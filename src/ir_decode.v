==> flow/design.v <==
module  ir_decode(
        input                   clk                     ,
        input                   rst_n                   ,
        input                   ir_din                  ,
        output  wire  [ 7: 0]   ir_data                 ,
        output  reg             ir_dout_vld 
);
parameter   MIN_9MS     =       19'd162_500                     ; 
parameter   MAX_9MS     =       19'd247_500                     ; 
parameter   MIN_4_5MS   =       19'd76_250                      ; 
parameter   MAX_4_5MS   =       19'd138_750                     ; 
parameter   MIN_560US   =       19'd10_000                      ; 
parameter   MAX_560US   =       19'd17_500                      ; 
parameter   MIN_1690US  =       19'd37_500                      ; 
parameter   MAX_1690US  =       19'd45_000                      ; 
parameter   IDLE        =       4'b0001                         ;
parameter   CHECK_T9MS  =       4'b0010                         ;
parameter   CHECK_T4_5MS=       4'b0100                         ;
parameter   DATA_DECODE =       4'b1000                         ;
reg     [31: 0]                 ir_dout                         ; 
reg     [ 3: 0]                 state_c                         ;
reg     [ 3: 0]                 state_n                         ;
reg     [ 3: 0]                 ir_din_r                        ;
wire                            ir_l2h                          ;
wire                            ir_h2l                          ; 
reg     [18: 0]                 cnt_clk                         ; 
wire                            add_cnt_clk                     ;
wire                            end_cnt_clk                     ; 
reg     [31: 0]                 cnt_data                        ;
wire                            add_cnt_data                    ;
wire                            end_cnt_data                    ;
wire                            check_9ms_start                 ;
wire                            check_4_5ms_start               ;
wire                            data_decode_start               ;
wire                            idle_start                      ; 
wire                            check_9ms_ok                    ; 
wire                            check_4_5ms_ok                  ; 
wire                            check_560us_ok                  ; 
wire                            check_1690us_ok                 ; 
assign  ir_data     =       ir_dout[23:16];
always  @(posedge clk or negedge rst_n) begin
        if(rst_n == 1'b0)
            ir_din_r    <=      'd0;
        else
            ir_din_r    <=      {ir_din_r[2:0],ir_din}; 
end
assign  ir_h2l      =       (!ir_din_r[2]) && ir_din_r[3];
assign  ir_l2h      =       ir_din_r[2] && (!ir_din_r[3]);
always @(posedge clk or negedge rst_n)begin
    if(!rst_n)begin
        cnt_clk <= 0;
    end
    else if(add_cnt_clk)begin
        if(end_cnt_clk)
            cnt_clk <= 0;
        else
            cnt_clk <= cnt_clk + 1'b1;
    end
end
assign  add_cnt_clk     =       (state_c != IDLE);  
assign  end_cnt_clk     =       add_cnt_clk && (ir_h2l || ir_l2h);   
assign  check_9ms_ok    =       (state_c == CHECK_T9MS) && (cnt_clk >= MIN_9MS) && (cnt_clk <= MAX_9MS);   
assign  check_4_5ms_ok  =       (state_c == CHECK_T4_5MS) && (cnt_clk >= MIN_4_5MS) && (cnt_clk <= MAX_4_5MS);
assign  check_560us_ok  =       (state_c == DATA_DECODE) && (cnt_clk >= MIN_560US) && (cnt_clk <= MAX_560US);
assign  check_1690us_ok =       (state_c == DATA_DECODE) && (cnt_clk >= MIN_1690US) && (cnt_clk <= MAX_1690US);
always@(posedge clk or negedge rst_n)begin
    if(!rst_n)begin
        state_c <= IDLE;
    end
    else begin
        state_c <= state_n;
    end
end
always@(*)begin
    case(state_c)
        IDLE:begin
            if(check_9ms_start)begin  
                state_n = CHECK_T9MS;
            end
            else begin
                state_n = state_c;
            end
        end
        CHECK_T9MS:begin
            if(check_4_5ms_start)begin   
                state_n = CHECK_T4_5MS;
            end
            else if(ir_l2h && (!check_9ms_ok))begin  
                state_n = IDLE;
            end
            else begin
                state_n = state_c;   
            end
        end
        CHECK_T4_5MS:begin
            if(data_decode_start)begin 
                state_n = DATA_DECODE;
            end
            else if(ir_h2l && (!check_4_5ms_ok))begin
                state_n = IDLE;
            end
            else begin
                state_n = state_c;
            end
        end
        DATA_DECODE:begin
            if(idle_start)begin
                state_n = IDLE;
            end
            else begin
                state_n = state_c;
            end
        end
        default:begin
            state_n = IDLE;
        end
    endcase
end
assign  check_9ms_start         =       (state_c == IDLE) && ir_h2l;
assign  check_4_5ms_start       =       (state_c == CHECK_T9MS) && ir_l2h && check_9ms_ok;
assign  data_decode_start       =       (state_c == CHECK_T4_5MS) && ir_h2l && check_4_5ms_ok;
assign  idle_start              =       (state_c == DATA_DECODE) && ((ir_l2h && !check_560us_ok) || (ir_h2l && !check_560us_ok && !check_1690us_ok) || ir_dout_vld);
always @(posedge clk or negedge rst_n)begin
    if(!rst_n)begin
        cnt_data <= 0;
    end
    else if(add_cnt_data)begin
        if(end_cnt_data)
            cnt_data <= 0;
        else
            cnt_data <= cnt_data + 1;
    end
end
assign add_cnt_data = (state_c == DATA_DECODE) && ir_h2l; 
assign end_cnt_data = ((state_c == DATA_DECODE) && ((ir_l2h && !check_560us_ok) || (ir_h2l && !check_560us_ok && !check_1690us_ok))) || (add_cnt_data && (cnt_data == 32-1));   
always  @(posedge clk or negedge rst_n) begin
        if(rst_n == 1'b0)
            ir_dout_vld     <=      1'b0;
        else if(add_cnt_data && (cnt_data == 32-1))
            ir_dout_vld     <=      1'b1;
        else
            ir_dout_vld     <=      1'b0;
end
always  @(posedge clk or negedge rst_n) begin
        if(rst_n == 1'b0)
            ir_dout     <=      'd0;
        else if(add_cnt_data)
            if(check_560us_ok)
                ir_dout[cnt_data]   <=      1'b0;
            else if(check_1690us_ok)
                ir_dout[cnt_data]   <=      1'b1;
end
endmodule
# Tool chain data of ir_decode
# What the tools print for ir_decode, step after step.
# Line numbers count from 1 in the design file above.
# The mark -- stands for no value.
# design
design,ir_decode
clock_port,clk
lib,sky130hd
corner,tt_025C_1v80

# After elaboration
# Counts by Yosys on the flattened word-level netlist (proc, flatten, opt, wreduce; memories kept). Register bits leave out memories and registers merged into their read ports (data or address). Print and check cells are left out. Cells with the same type and inputs are merged into one.
# word_totals
output_inout_bits,9
word_cells,83
reg_bits,92
in_bits,3
# op_classes
n_eq,10
n_shift,2
n_addsub,3
muxes,12
bitwise,4
reduce_and_logical,38
n_cmp,8
# ops
op,count
2-to-1 mux 32 bit,3
variable shift 1 x 33 -> 32 bit (first input constant),2
OR 32 bit,2
<= comparator 19 x 18 -> 1 bit (second input constant),2
negator 32 -> 33 bit,1
adder 32 x 1 -> 32 bit (second input constant),1
bitwise AND 32 bit,1
== test 32 x 5 -> 1 bit (second input constant),1
inverter 32 bit,1
logical AND 1 bit,25
2-to-1 mux 4 bit,6
adder 19 x 1 -> 19 bit (second input constant),1
>= comparator 19 x 14 -> 1 bit (second input constant),1
<= comparator 19 x 15 -> 1 bit (second input constant),1
>= comparator 19 x 16 -> 1 bit (second input constant),1
<= comparator 19 x 16 -> 1 bit (second input constant),1
>= comparator 19 x 17 -> 1 bit (second input constant),1
>= comparator 19 x 18 -> 1 bit (second input constant),1
2-to-1 mux 19 bit,1
parallel mux 4 bit (select 4 bit),1
logical NOT 1 bit,6
inequality test 3 bit (second input constant),2
logical OR 1 bit,4
inequality test 2 bit (second input constant),2
== test 4 x 1 -> 1 bit (second input constant),1
inequality test 4 x 1 -> 1 bit (second input constant),1
== test 4 x 2 -> 1 bit (second input constant),1
== test 4 x 3 -> 1 bit (second input constant),1
# Other operator kinds: 5; their cells: 5.

# Logic depth
# Longest topological path by Yosys (ltp), each cell counted once; first at word level (registers and memories cut), then after technology mapping (sequential cells cut; the memories' decode and read muxes count).
# depth
ltp_word,11
ABC_AREA,0
mapped_depth,12
ltp_nobuf,10

# Synthesis result
# The flow's flattened synthesis, as Yosys stat reports it; memories are mapped. The netlist is that of the ABC_AREA named above (0 if unset); the other value can give another one.
# The area totals of this step are shown rounded.
# synth_totals
cells,552
buf_cells,41
mapped_area_um2,4840
ff_cells,68
# by_type
type,count
sky130_fd_sc_hd__dfrtp_1,67
sky130_fd_sc_hd__nor2_1,68
sky130_fd_sc_hd__xor2_1,28
sky130_fd_sc_hd__nand2_1,48
sky130_fd_sc_hd__xnor2_1,19
sky130_fd_sc_hd__nand3_1,30
sky130_fd_sc_hd__nor4_1,21
sky130_fd_sc_hd__clkbuf_1,30
sky130_fd_sc_hd__nor3_1,21
sky130_fd_sc_hd__nor4_4,4
sky130_fd_sc_hd__o21ai_0,17
sky130_fd_sc_hd__mux2_1,7
sky130_fd_sc_hd__and3_1,12
sky130_fd_sc_hd__ha_1,6
sky130_fd_sc_hd__nand4_1,10
sky130_fd_sc_hd__inv_1,16
sky130_fd_sc_hd__or3_1,9
sky130_fd_sc_hd__a2111oi_4,2
# Not listed: further types 59, cells in them 137.

# Timing after synthesis
# Source: OpenSTA report_checks on the synthesized netlist (no wires, ideal clock, input and output delay 20% of the period each), path of least setup slack; recovery checks are left aside. Register names are those of the netlist, which keeps one name where synthesis merged equal registers.
# synth_timing
path_kind,register to register
startpoint,reg cnt_data[0]
endpoint,reg (no name shown)
clock_period_ps,4270
stages,12
n_path_buf,1
required_time_ps,4142
path_delay_ps,3187
setup_time_ps,128
path_slack_ps,1084
t_arrival_ps,3059
period_less_setup_slack_ps,3186
# "path_delay_ps" is the arrival time less input delay plus setup time.
# "stages" counts driving pins, that of a launching flip-flop among them; a cell with two outputs on the path counts twice.
# "period_less_setup_slack_ps" is the clock period less the worst setup slack; recovery checks do not enter. This is arithmetic on one report: input and output delays are still those of the set period (20% each).
# A register here has more assigning lines than the two given.
# synth_between
cell_sequence,sky130_fd_sc_hd__dfrtp_1 > sky130_fd_sc_hd__inv_1 > sky130_fd_sc_hd__ha_1 > sky130_fd_sc_hd__or4b_1 > sky130_fd_sc_hd__buf_2 > sky130_fd_sc_hd__nor4b_2 > sky130_fd_sc_hd__a211o_1 > sky130_fd_sc_hd__o2111ai_2 > sky130_fd_sc_hd__a2111oi_4 > sky130_fd_sc_hd__o2111ai_4 > sky130_fd_sc_hd__nor4_1 > sky130_fd_sc_hd__mux2_1
# synth_rtl
item,line,text
start: declaration,29,reg     [31: 0]                 cnt_data                        ;
start: assignment,125,cnt_data <= 0;
start: assignment,131,cnt_data <= cnt_data + 1;
# No chain of elaborated cells between the ends is given.

# Timing after layout
# Path of least setup slack in the final report of run 1 (OpenROAD, finished layout, wires in). Where an end is a register, its clock arrival counts in the times.
# The path's times are printed in steps of 10 ps; the period is the one set.
# layout_timing
path_kind,register to register
startpoint,reg cnt_data[1]
endpoint,reg (no name shown)
clock_period_ps,3070
path_slack_ps,-70
n_path_buf,2
stages,13
t_arrival_ps,3360
setup_time_ps,110
required_time_ps,3290
# A register here has more assigning lines than the two given.
# layout_between
cell_sequence,sky130_fd_sc_hd__dfrtp_1 > sky130_fd_sc_hd__inv_2 > sky130_fd_sc_hd__ha_4 > sky130_fd_sc_hd__nor4b_4 > sky130_fd_sc_hd__buf_4 > sky130_fd_sc_hd__nand3b_1 > sky130_fd_sc_hd__a2111oi_4 > sky130_fd_sc_hd__o2111ai_2 > sky130_fd_sc_hd__a2111oi_4 > sky130_fd_sc_hd__o2111ai_4 > sky130_fd_sc_hd__buf_12 > sky130_fd_sc_hd__nor4_4 > sky130_fd_sc_hd__mux2_4
# layout_rtl
item,line,text
start: declaration,29,reg     [31: 0]                 cnt_data                        ;
start: assignment,125,cnt_data <= 0;
start: assignment,131,cnt_data <= cnt_data + 1;
# No chain of elaborated cells between the ends is given.

# Stored flow runs of ir_decode (2 of them; Yosys, OpenROAD, sky130hd). They differ in their settings and are not a sequence. Constraints: input delay and output delay 20% of the set period each, output load 0.01 pF.
# "clock_period_reached_ps" is the run's clock period less its worst setup slack. It is reckoned from that one timing run; input and output delays stay at 20% of the period that was set.
# "timing.worst_path_ps" = time allowed to the worst setup path (clock period - input delay - output delay, where it has them) - its slack; a late launch clock adds to it, a late capture clock takes from it.
# "totalPower_uw" rests on the timing tool's default activity at the inputs, not on a simulated workload.
# "timing.worst_path_ps" is given in steps of 10 ps.
# Values from the reports are rounded here.
# A setting shown as n/a is not set for that run.
stored run,period_ns,CAP_MARGIN,CORE_MARGIN,CORE_UTILIZATION,SLEW_MARGIN,PLACE_DENSITY,CORE_ASPECT_RATIO,ABC_AREA,GPL_ROUTABILITY_DRIVEN,CTS_CLUSTER_DIAMETER,MIN_ROUTING_LAYER,yosys.chip_area_um2,dieArea_um2,cell_area_final_um2,finish.utilization_frac,final_setup_ws_ps,timing.setup.tns_ps,totalPower_uw,clock_period_reached_ps,timing.worst_path_ps,worstPathKind
run 1,3.07,20,2,40,20,n/a,n/a,n/a,n/a,n/a,n/a,4840,12990,6076,0.51,-68,-220,1977,3138,3140,register to register
run 2,2.4,20,2,17,20,0.51,0.81,0,0,240,met1,4840,29840,7107,0.254,-599,-10140,2580,2999,3000,register to register
