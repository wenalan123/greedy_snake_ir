==> flow/design.v <==
module  snake_ctrl(
        input                   clk                     ,
        input                   rst_n                   ,
        input         [ 7: 0]   ir_data                 ,
        input                   ir_dout_vld             ,
        input         [ 9: 0]   pixel_x                 ,
        input         [ 9: 0]   pixel_y                 ,
        input         [ 2: 0]   game_status             ,
        input                   body_add_sig            ,
        output  reg   [ 7: 0]   snake_length            ,
        output  wire  [ 5: 0]   head_x                  ,
        output  wire  [ 4: 0]   head_y                  ,
        output  reg             hit_body                ,
        output  reg             hit_wall                ,
        output  reg   [ 1: 0]   object 
);
parameter   TIME_250MS  =       6_250_000                       ;
localparam  PLAY    =           3'b010                          ;
parameter   IDLE        =       3'd0                            ; 
parameter   LETF        =       3'd1                            ;
parameter   RIGHT       =       3'd2                            ;
parameter   UP          =       3'd3                            ;
parameter   DOWN        =       3'd4                            ;
reg     [ 2: 0]                 status_c                        ;
reg     [ 2: 0]                 status_n                        ;
parameter   NONE        =       2'b00                           ;
parameter   HEAD        =       2'b01                           ;
parameter   BODY        =       2'b10                           ; 
wire    [ 5: 0]                 block_x                         ;
wire    [ 5: 0]                 block_y                         ;
reg     [22: 0]                 cnt0                            ;
wire                            add_cnt0                        ;
wire                            end_cnt0                        ;
reg     [ 5: 0]                 body_x[15: 0]                   ;
reg     [ 4: 0]                 body_y[15: 0]                   ;
reg     [15: 0]                 snake_light                     ;
reg     [ 3: 0]                 body_num                        ; 
assign  head_x      =       body_x[0];
assign  head_y      =       body_y[0];
always @(posedge clk or negedge rst_n)begin
    if(!rst_n)begin
        cnt0 <= 0;
    end
    else if(add_cnt0)begin
        if(end_cnt0)
            cnt0 <= 0;
        else
            cnt0 <= cnt0 + 1'b1;
    end
end
assign add_cnt0     =       1'b1;       
assign end_cnt0     =       add_cnt0 && cnt0 == TIME_250MS;
parameter   D_RIGHT     =       3'd0                           ;
parameter   D_LEFT      =       3'd1                           ;
parameter   D_UP        =       3'd2                           ;
parameter   D_DOWN      =       3'd3                           ;
parameter   D_NONE      =       3'd4                           ;
reg     [ 2: 0]                 direct                          ; 
always  @(posedge clk or negedge rst_n)begin
    if(rst_n==1'b0)begin
        direct  <=  D_NONE;
    end
    else if(ir_dout_vld && ir_data == 8'h07)begin
        direct  <=  D_LEFT;
    end
    else if(ir_dout_vld && ir_data == 8'h09)begin
        direct  <=  D_RIGHT;
    end
    else if(ir_dout_vld && ir_data == 8'h05)begin
        direct  <=  D_UP;
    end
    else if(ir_dout_vld && ir_data == 8'h08)begin
        direct  <=  D_DOWN;
    end
    else 
        direct  <=  D_NONE;
end
always@(posedge clk or negedge rst_n)begin
    if(!rst_n)begin
        status_c <= IDLE;
    end
    else begin
        status_c <= status_n;
    end
end
always@(*)begin
    if(game_status == PLAY)
        case(status_c)
            IDLE:begin 
                if(game_status == PLAY)
                    status_n = RIGHT;
                else
                    status_n = status_c;
            end
            RIGHT:begin
                if(direct == D_UP)begin
                    status_n = UP;
                end
                else if(direct == D_DOWN)begin
                    status_n = DOWN;
                end
                else begin
                    status_n = status_c;
                end
            end
            LETF:begin
                if(direct == D_UP)begin
                    status_n = UP;
                end
                else if(direct == D_DOWN)begin
                    status_n = DOWN;
                end
                else begin
                    status_n = status_c;
                end
            end
            UP:begin
                if(direct == D_RIGHT)begin
                    status_n = RIGHT;
                end
                else if(direct == D_LEFT)begin
                    status_n = LETF;
                end
                else begin
                    status_n = status_c;
                end
            end
            DOWN:begin
                if(direct == D_RIGHT)begin
                    status_n = RIGHT;
                end
                else if(direct == D_LEFT)begin
                    status_n = LETF;
                end
                else begin
                    status_n = status_c;
                end
            end
            default:begin
                status_n = IDLE;
            end
        endcase
    else
        status_n    <=      IDLE;
end
always  @(posedge clk or negedge rst_n)begin
    if(rst_n==1'b0)begin
        hit_wall    <=      1'b0;
    end
    else if(game_status == PLAY)begin
        case(status_c)
            UP:if(body_y[0] == 5'd0)
                    hit_wall    <=      1'b1;
                else
                    hit_wall    <=      1'b0;
            DOWN:if(body_y[0] == 5'd29)
                    hit_wall    <=      1'b1;
                else
                    hit_wall    <=      1'b0;
            RIGHT:if(body_x[0] == 6'd39)
                    hit_wall    <=      1'b1;
                else
                    hit_wall    <=      1'b0;
            LETF:if(body_x[0] == 6'd0)
                    hit_wall    <=      1'b1;
                else
                    hit_wall    <=      1'b0;
            default:
                hit_wall    <=      1'b0;
        endcase
    end
    else
        hit_wall    <=      1'b0;
end
always  @(posedge clk or negedge rst_n)begin
    if(rst_n==1'b0)begin
        hit_body    <=      1'b0; 
    end
    else if((body_x[0] == body_x[ 1] && body_y[0] == body_y[ 1] && snake_light[ 1] == 1'b1)|
            (body_x[0] == body_x[ 2] && body_y[0] == body_y[ 2] && snake_light[ 2] == 1'b1)|
            (body_x[0] == body_x[ 3] && body_y[0] == body_y[ 3] && snake_light[ 3] == 1'b1)|
            (body_x[0] == body_x[ 4] && body_y[0] == body_y[ 4] && snake_light[ 4] == 1'b1)|
            (body_x[0] == body_x[ 5] && body_y[0] == body_y[ 5] && snake_light[ 5] == 1'b1)|
            (body_x[0] == body_x[ 6] && body_y[0] == body_y[ 6] && snake_light[ 6] == 1'b1)|
            (body_x[0] == body_x[ 7] && body_y[0] == body_y[ 7] && snake_light[ 7] == 1'b1)|
            (body_x[0] == body_x[ 8] && body_y[0] == body_y[ 8] && snake_light[ 8] == 1'b1)|
            (body_x[0] == body_x[ 9] && body_y[0] == body_y[ 9] && snake_light[ 9] == 1'b1)|
            (body_x[0] == body_x[10] && body_y[0] == body_y[10] && snake_light[10] == 1'b1)|
            (body_x[0] == body_x[11] && body_y[0] == body_y[11] && snake_light[11] == 1'b1)|
            (body_x[0] == body_x[12] && body_y[0] == body_y[12] && snake_light[12] == 1'b1)|
            (body_x[0] == body_x[13] && body_y[0] == body_y[13] && snake_light[13] == 1'b1)|
            (body_x[0] == body_x[14] && body_y[0] == body_y[14] && snake_light[14] == 1'b1)|
            (body_x[0] == body_x[15] && body_y[0] == body_y[15] && snake_light[15] == 1'b1)
            )begin
        hit_body    <=      1'b1;
    end
    else
        hit_body    <=      1'b0;
end
always  @(posedge clk or negedge rst_n)begin
    if(rst_n==1'b0)begin
        body_x[0]    <=      'd10;
        body_y[0]    <=      'd5;
    end
    else if(game_status == PLAY)begin
        case(status_c)
            UP:     if(end_cnt0)    
                        body_y[0]   <=  body_y[0] - 1'b1;
            DOWN:   if(end_cnt0)   
                        body_y[0]   <=  body_y[0] + 1'b1;
            RIGHT:  if(end_cnt0)
                        body_x[0]   <=  body_x[0] + 1'b1;
            LETF:   if(end_cnt0)
                        body_x[0]   <=  body_x[0] - 1'b1;            
            default:begin
                body_x[0]    <=      'd10;
                body_y[0]    <=      'd5;
            end
        endcase
    end
    else begin
        body_x[0]    <=      'd10;
        body_y[0]    <=      'd5;
    end
end
always  @(posedge clk or negedge rst_n)begin
    if(rst_n==1'b0)begin
        body_x[ 1]   <=      6'd9;
        body_y[ 1]   <=      5'd5;
        body_x[ 2]   <=      6'd8;
        body_y[ 2]   <=      5'd5;
        body_x[ 3]   <=      6'd0;
        body_y[ 3]   <=      5'd0;
        body_x[ 4]   <=      6'd0;
        body_y[ 4]   <=      5'd0;
        body_x[ 5]   <=      6'd0;
        body_y[ 5]   <=      5'd0;
        body_x[ 6]   <=      6'd0;
        body_y[ 6]   <=      5'd0;
        body_x[ 7]   <=      6'd0;
        body_y[ 7]   <=      5'd0;
        body_x[ 8]   <=      6'd0;
        body_y[ 8]   <=      5'd0;
        body_x[ 9]   <=      6'd0;
        body_y[ 9]   <=      5'd0;
        body_x[10]   <=      6'd0;
        body_y[10]   <=      5'd0;
        body_x[11]   <=      6'd0;
        body_y[11]   <=      5'd0;
        body_x[12]   <=      6'd0;
        body_y[12]   <=      5'd0;
        body_x[13]   <=      6'd0;
        body_y[13]   <=      5'd0;
        body_x[14]   <=      6'd0;
        body_y[14]   <=      5'd0;
        body_x[15]   <=      6'd0;
        body_y[15]   <=      5'd0;
    end
    else if(status_c != IDLE && end_cnt0 && game_status == PLAY)begin
        body_x[ 1]   <=      body_x[ 0];   
        body_y[ 1]   <=      body_y[ 0];
        body_x[ 2]   <=      body_x[ 1];
        body_y[ 2]   <=      body_y[ 1];
        body_x[ 3]   <=      body_x[ 2];
        body_y[ 3]   <=      body_y[ 2];
        body_x[ 4]   <=      body_x[ 3];
        body_y[ 4]   <=      body_y[ 3];
        body_x[ 5]   <=      body_x[ 4];
        body_y[ 5]   <=      body_y[ 4];
        body_x[ 6]   <=      body_x[ 5];
        body_y[ 6]   <=      body_y[ 5];
        body_x[ 7]   <=      body_x[ 6];
        body_y[ 7]   <=      body_y[ 6];
        body_x[ 8]   <=      body_x[ 7];
        body_y[ 8]   <=      body_y[ 7];
        body_x[ 9]   <=      body_x[ 8];
        body_y[ 9]   <=      body_y[ 8];
        body_x[10]   <=      body_x[ 9];
        body_y[10]   <=      body_y[ 9];
        body_x[11]   <=      body_x[10];
        body_y[11]   <=      body_y[10];
        body_x[12]   <=      body_x[11];
        body_y[12]   <=      body_y[11];
        body_x[13]   <=      body_x[12];
        body_y[13]   <=      body_y[12];
        body_x[14]   <=      body_x[13];
        body_y[14]   <=      body_y[13];
        body_x[15]   <=      body_x[14];
        body_y[15]   <=      body_y[14];
    end
    else if(game_status != PLAY)begin
        body_x[ 1]   <=      6'd9;
        body_y[ 1]   <=      5'd5;
        body_x[ 2]   <=      6'd8;
        body_y[ 2]   <=      5'd5;
        body_x[ 3]   <=      6'd0;
        body_y[ 3]   <=      5'd0;
        body_x[ 4]   <=      6'd0;
        body_y[ 4]   <=      5'd0;
        body_x[ 5]   <=      6'd0;
        body_y[ 5]   <=      5'd0;
        body_x[ 6]   <=      6'd0;
        body_y[ 6]   <=      5'd0;
        body_x[ 7]   <=      6'd0;
        body_y[ 7]   <=      5'd0;
        body_x[ 8]   <=      6'd0;
        body_y[ 8]   <=      5'd0;
        body_x[ 9]   <=      6'd0;
        body_y[ 9]   <=      5'd0;
        body_x[10]   <=      6'd0;
        body_y[10]   <=      5'd0;
        body_x[11]   <=      6'd0;
        body_y[11]   <=      5'd0;
        body_x[12]   <=      6'd0;
        body_y[12]   <=      5'd0;
        body_x[13]   <=      6'd0;
        body_y[13]   <=      5'd0;
        body_x[14]   <=      6'd0;
        body_y[14]   <=      5'd0;
        body_x[15]   <=      6'd0;
        body_y[15]   <=      5'd0;
    end
end
always  @(posedge clk or negedge rst_n)begin
    if(rst_n==1'b0)begin
        snake_light             <=  16'h0007;
    end
    else if(body_add_sig && game_status == PLAY)begin
        snake_light[body_num]   <=  1'b1;
    end
    else if(game_status != PLAY)begin
        snake_light <=  16'h0007;
    end
end
always  @(posedge clk or negedge rst_n)begin
    if(rst_n==1'b0)begin
        snake_length    <=      8'd3;
    end
    else
        case(snake_light)
            16'h0007: snake_length    <=      8'h3; 
            16'h000f: snake_length    <=      8'h4;
            16'h001f: snake_length    <=      8'h5;
            16'h003f: snake_length    <=      8'h6;
            16'h007f: snake_length    <=      8'h7;
            16'h00ff: snake_length    <=      8'h8;
            16'h01ff: snake_length    <=      8'h9;
            16'h03ff: snake_length    <=      8'h10;
            16'h07ff: snake_length    <=      8'h11;
            16'h0fff: snake_length    <=      8'h12;
            16'h1fff: snake_length    <=      8'h13;
            16'h3fff: snake_length    <=      8'h14;
            16'h7fff: snake_length    <=      8'h15;
            16'hffff: snake_length    <=      8'h16;
        default:
            snake_length    <=      8'd3;
		  endcase
end
always  @(posedge clk or negedge rst_n)begin
    if(rst_n==1'b0)begin
        body_num    <=      'd3;
    end
    else if(body_add_sig && game_status == PLAY)begin
        body_num    <=      body_num + 1'b1;
    end
    else if(game_status != PLAY)begin
        body_num    <=      'd3;
    end
end
assign  block_x    =       pixel_x[9:4];
assign  block_y    =       pixel_y[9:4];
always  @(posedge clk or negedge rst_n)begin
    if(rst_n==1'b0)begin
        object  <=  NONE;
    end
    else if(block_x == body_x[0] && block_y == body_y[0] && snake_light[0] == 1'b1)begin
        object  <=  HEAD;
    end
    else if((block_x == body_x[ 1] && block_y == body_y[ 1] && snake_light[ 1] == 1'b1)|
            (block_x == body_x[ 2] && block_y == body_y[ 2] && snake_light[ 2] == 1'b1)|
            (block_x == body_x[ 3] && block_y == body_y[ 3] && snake_light[ 3] == 1'b1)|
            (block_x == body_x[ 4] && block_y == body_y[ 4] && snake_light[ 4] == 1'b1)|
            (block_x == body_x[ 5] && block_y == body_y[ 5] && snake_light[ 5] == 1'b1)|
            (block_x == body_x[ 6] && block_y == body_y[ 6] && snake_light[ 6] == 1'b1)|
            (block_x == body_x[ 7] && block_y == body_y[ 7] && snake_light[ 7] == 1'b1)|
            (block_x == body_x[ 8] && block_y == body_y[ 8] && snake_light[ 8] == 1'b1)|
            (block_x == body_x[ 9] && block_y == body_y[ 9] && snake_light[ 9] == 1'b1)|
            (block_x == body_x[10] && block_y == body_y[10] && snake_light[10] == 1'b1)|
            (block_x == body_x[11] && block_y == body_y[11] && snake_light[11] == 1'b1)|
            (block_x == body_x[12] && block_y == body_y[12] && snake_light[12] == 1'b1)|
            (block_x == body_x[13] && block_y == body_y[13] && snake_light[13] == 1'b1)|
            (block_x == body_x[14] && block_y == body_y[14] && snake_light[14] == 1'b1)|
            (block_x == body_x[15] && block_y == body_y[15] && snake_light[15] == 1'b1)
            )begin
        object  <=  BODY;
    end
    else begin
        object  <=  NONE;
    end
end
endmodule
# From RTL to reports: snake_ctrl
# The steps from the RTL of snake_ctrl to its reports follow in flow order.
# Line numbers count from 1 in the design file above.
# Not given: -
# inputs
top_module,snake_ctrl
clock_port,clk
lib,sky130hd
lib_corner,tt_025C_1v80

# Word-level counts
# Counts by Yosys on the flattened word-level netlist (proc, flatten, opt, wreduce). Print and check cells are left out. Cells with the same type and inputs are merged into one.
# bits
word_cells,328
register_bits,234
# classes
add_sub_neg,7
muxes,68
shift,1
equal,99
bitwise,31
n_reduce_logical,81
# ops
operator,n
== test 6 bit,31
two-way mux 6 bit,21
two-way mux 5 bit,20
== test 6 x 5 -> 1 bit,16
== test 5 bit,15
logical AND 1 bit,69
case mux 5 bit (select 13 bit),1
two-way mux 16 bit,2
OR 1 bit,28
two-way mux 3 bit,9
adder 23 x 1 -> 23 bit with constant B,1
== test 23 bit with constant B,1
two-way mux 23 bit,1
case mux 6 bit (select 3 bit),1
variable shift 1 x 5 -> 16 bit with constant A,1
== test 16 x 10 -> 1 bit with constant B,1
== test 16 x 11 -> 1 bit with constant B,1
== test 16 x 12 -> 1 bit with constant B,1
== test 16 x 13 -> 1 bit with constant B,1
== test 16 x 14 -> 1 bit with constant B,1
== test 16 x 15 -> 1 bit with constant B,1
== test 16 bit with constant B,1
AND 16 bit,1
OR 16 bit,1
== test 16 x 4 -> 1 bit with constant B,1
== test 16 x 5 -> 1 bit with constant B,1
== test 16 x 6 -> 1 bit with constant B,1
== test 16 x 7 -> 1 bit with constant B,1
# Other operator kinds: 34; their cells: 57.

# Logic depth
# Longest topological path by Yosys (ltp), each cell counted once; first at word level (registers and memories cut), then after technology mapping (sequential cells cut; the memories' decode and read muxes count).
# logic_depth
word_depth,19
ABC_AREA,1
ltp_mapped,14

# After synthesis
# Yosys stat after the flow's synthesis: flattened, memories mapped to cells. It holds for the ABC_AREA given above (unset counts as 0); a run with the other value may have another netlist.
# The area totals of this step are shown rounded.
# by_type
cell,n,area_total_um2
sky130_fd_sc_hd__dfrtp_1,217,5.43E+03
sky130_fd_sc_hd__nand2_1,671,2.52E+03
sky130_fd_sc_hd__o22ai_1,189,1.18E+03
sky130_fd_sc_hd__inv_1,295,1.11E+03
sky130_fd_sc_hd__nor2_1,179,671.894
sky130_fd_sc_hd__nand4_1,78,487.968
sky130_fd_sc_hd__dfstp_2,18,472.954
sky130_fd_sc_hd__nand3_1,74,370.355
sky130_fd_sc_hd__buf_6,28,315.302
sky130_fd_sc_hd__xnor2_1,36,315.302
sky130_fd_sc_hd__o21ai_0,45,225.216
sky130_fd_sc_hd__a21oi_1,44,220.211
sky130_fd_sc_hd__xor2_1,23,201.443
sky130_fd_sc_hd__o22ai_2,16,200.192
sky130_fd_sc_hd__buf_2,33,165.158
sky130_fd_sc_hd__ha_1,13,162.656
sky130_fd_sc_hd__o211ai_1,21,157.651
sky130_fd_sc_hd__nor3_1,30,150.144
# Not listed: further types 28, cells in them 97.
# synth_totals
ffs,235
stdcells,2107
n_buf,108
area_um2,15000
sequential_area_um2,5900

# Path before layout
# Source: OpenSTA report_checks on the synthesized netlist (no wires, ideal clock, input and output delay 20% of the period each), path of least setup slack; recovery checks are left aside. Register names are those of the netlist, which keeps one name where synthesis merged equal registers.
# synth_timing
path_type,input port to flip-flop
from,input port game_status[0]
to,register status_c[0]
n_path_buf,1
period_ps,4830
t_first_pin_ps,966
required_ps,4688
path_stages,6
path_delay_ps,1240
arrival_ps,2064
slack_ps,2624
in_delay_ps,966
period_less_setup_slack_ps,2206
# "path_delay_ps" is the arrival time less input delay plus setup time.
# "path_stages": output pins that drive a net of the path, with the launching flip-flop's if there is one; two outputs of one cell count as two.
# "period_less_setup_slack_ps" is the clock period less the worst setup slack; recovery checks do not enter. This is arithmetic on one report: input and output delays are still those of the set period (20% each).
# The rows between start and end are the longest chain of elaborated cells between them; the timing report does not say that the signal goes this way. Where chains are equally long, one stands for them.
# Each line given opens the expression or statement behind the cell; cells for indexed reads and writes are added by Yosys, which also makes memories of some case tables.
# synth_via
cell_sequence,sky130_fd_sc_hd__nor3_1 > sky130_fd_sc_hd__buf_4 > sky130_fd_sc_hd__nand2_1 > sky130_fd_sc_hd__or2_2 > sky130_fd_sc_hd__o32ai_1 > sky130_fd_sc_hd__o21ai_0
elab_chain_len,3
cone_cells,5
# synth_lines
item,line_no,source
start: declaration,8,"input         [ 2: 0]   game_status             ,"
== test 3 x 2 -> 1 bit,87,if(game_status == PLAY)
inequality test 4 bit,-,
AND reduction 2 bit,-,
end: assignment,80,status_c <= IDLE;
end: assignment,83,status_c <= status_n;
end: declaration,24,reg     [ 2: 0]                 status_c                        ;

# Worst path after layout
# Path of least setup slack in the final report of entry A (OpenROAD, finished layout, wires in). Where an end is a register, its clock arrival counts in the times.
# The report prints the path's times to 10 ps; the period is as set.
# layout_timing
path_type,flip-flop to output port
from,register body_x[0][1]
to,output port head_x[1]
n_path_buf,2
path_stages,3
slack_ps,1100
period_ps,4030
required_ps,3220
t_first_pin_ps,570
arrival_ps,2120
# A register here has more assigning lines than the two given.
# layout_via
cell_sequence,sky130_fd_sc_hd__dfstp_2 > sky130_fd_sc_hd__buf_4 > sky130_fd_sc_hd__clkdlybuf4s50_1
elab_chain_len,0
cone_cells,0
# layout_lines
item,line_no,source
start: declaration,34,reg     [ 5: 0]                 body_x[15: 0]                   ;
start: assignment,212,body_x[0]   <=  body_x[0] + 1'b1;
start: assignment,214,body_x[0]   <=  body_x[0] - 1'b1;
end: declaration,11,"output  wire  [ 5: 0]   head_x                  ,"

# Flow measurements of snake_ctrl on sky130hd: 2 stored runs with different settings, listed in no order. Input and output delays are each 20% of the period that was set; the output load is 0.01 pF.
# By "achievedPeriod_ps" is meant the clock period of the run minus its worst setup slack. This is arithmetic on one report: input and output delays are still those of the set period (20% each).
# "timing.worst_path_ps" means the part of the period allowed to the worst setup path (the constraints hold back 20% at inputs and 20% at outputs) less its slack; where the path has registers, the arrival times of their clocks count too.
# "timing.worst_path_ps" is given in steps of 10 ps.
# Results are given in rounded form.
# Among the settings, n/a means not set for that run.
run,period_ns,CORE_UTILIZATION,SETUP_SLACK_MARGIN,PLACE_DENSITY_LB_ADDON,CORE_MARGIN,ABC_AREA,GPL_ROUTABILITY_DRIVEN,CTS_CLUSTER_SIZE,MIN_ROUTING_LAYER,MAX_ROUTING_LAYER,CAP_MARGIN,SLEW_MARGIN,total_die_area_um2,fin_util_pct,timing.worst_path_ps,worst_path_kind,yosys_chip_area_um2,final_setup_ws_ps,achievedPeriod_ps
entry A,4.03,25,-0.02,0.26,9,1,0,61,met1,met4,20,20,69000,29,2120,flip-flop to output port,15000,1100,2928
entry B,5.09,40,n/a,n/a,2,n/a,n/a,n/a,n/a,n/a,20,20,37000,45,2350,flip-flop to output port,14000,1700,3365
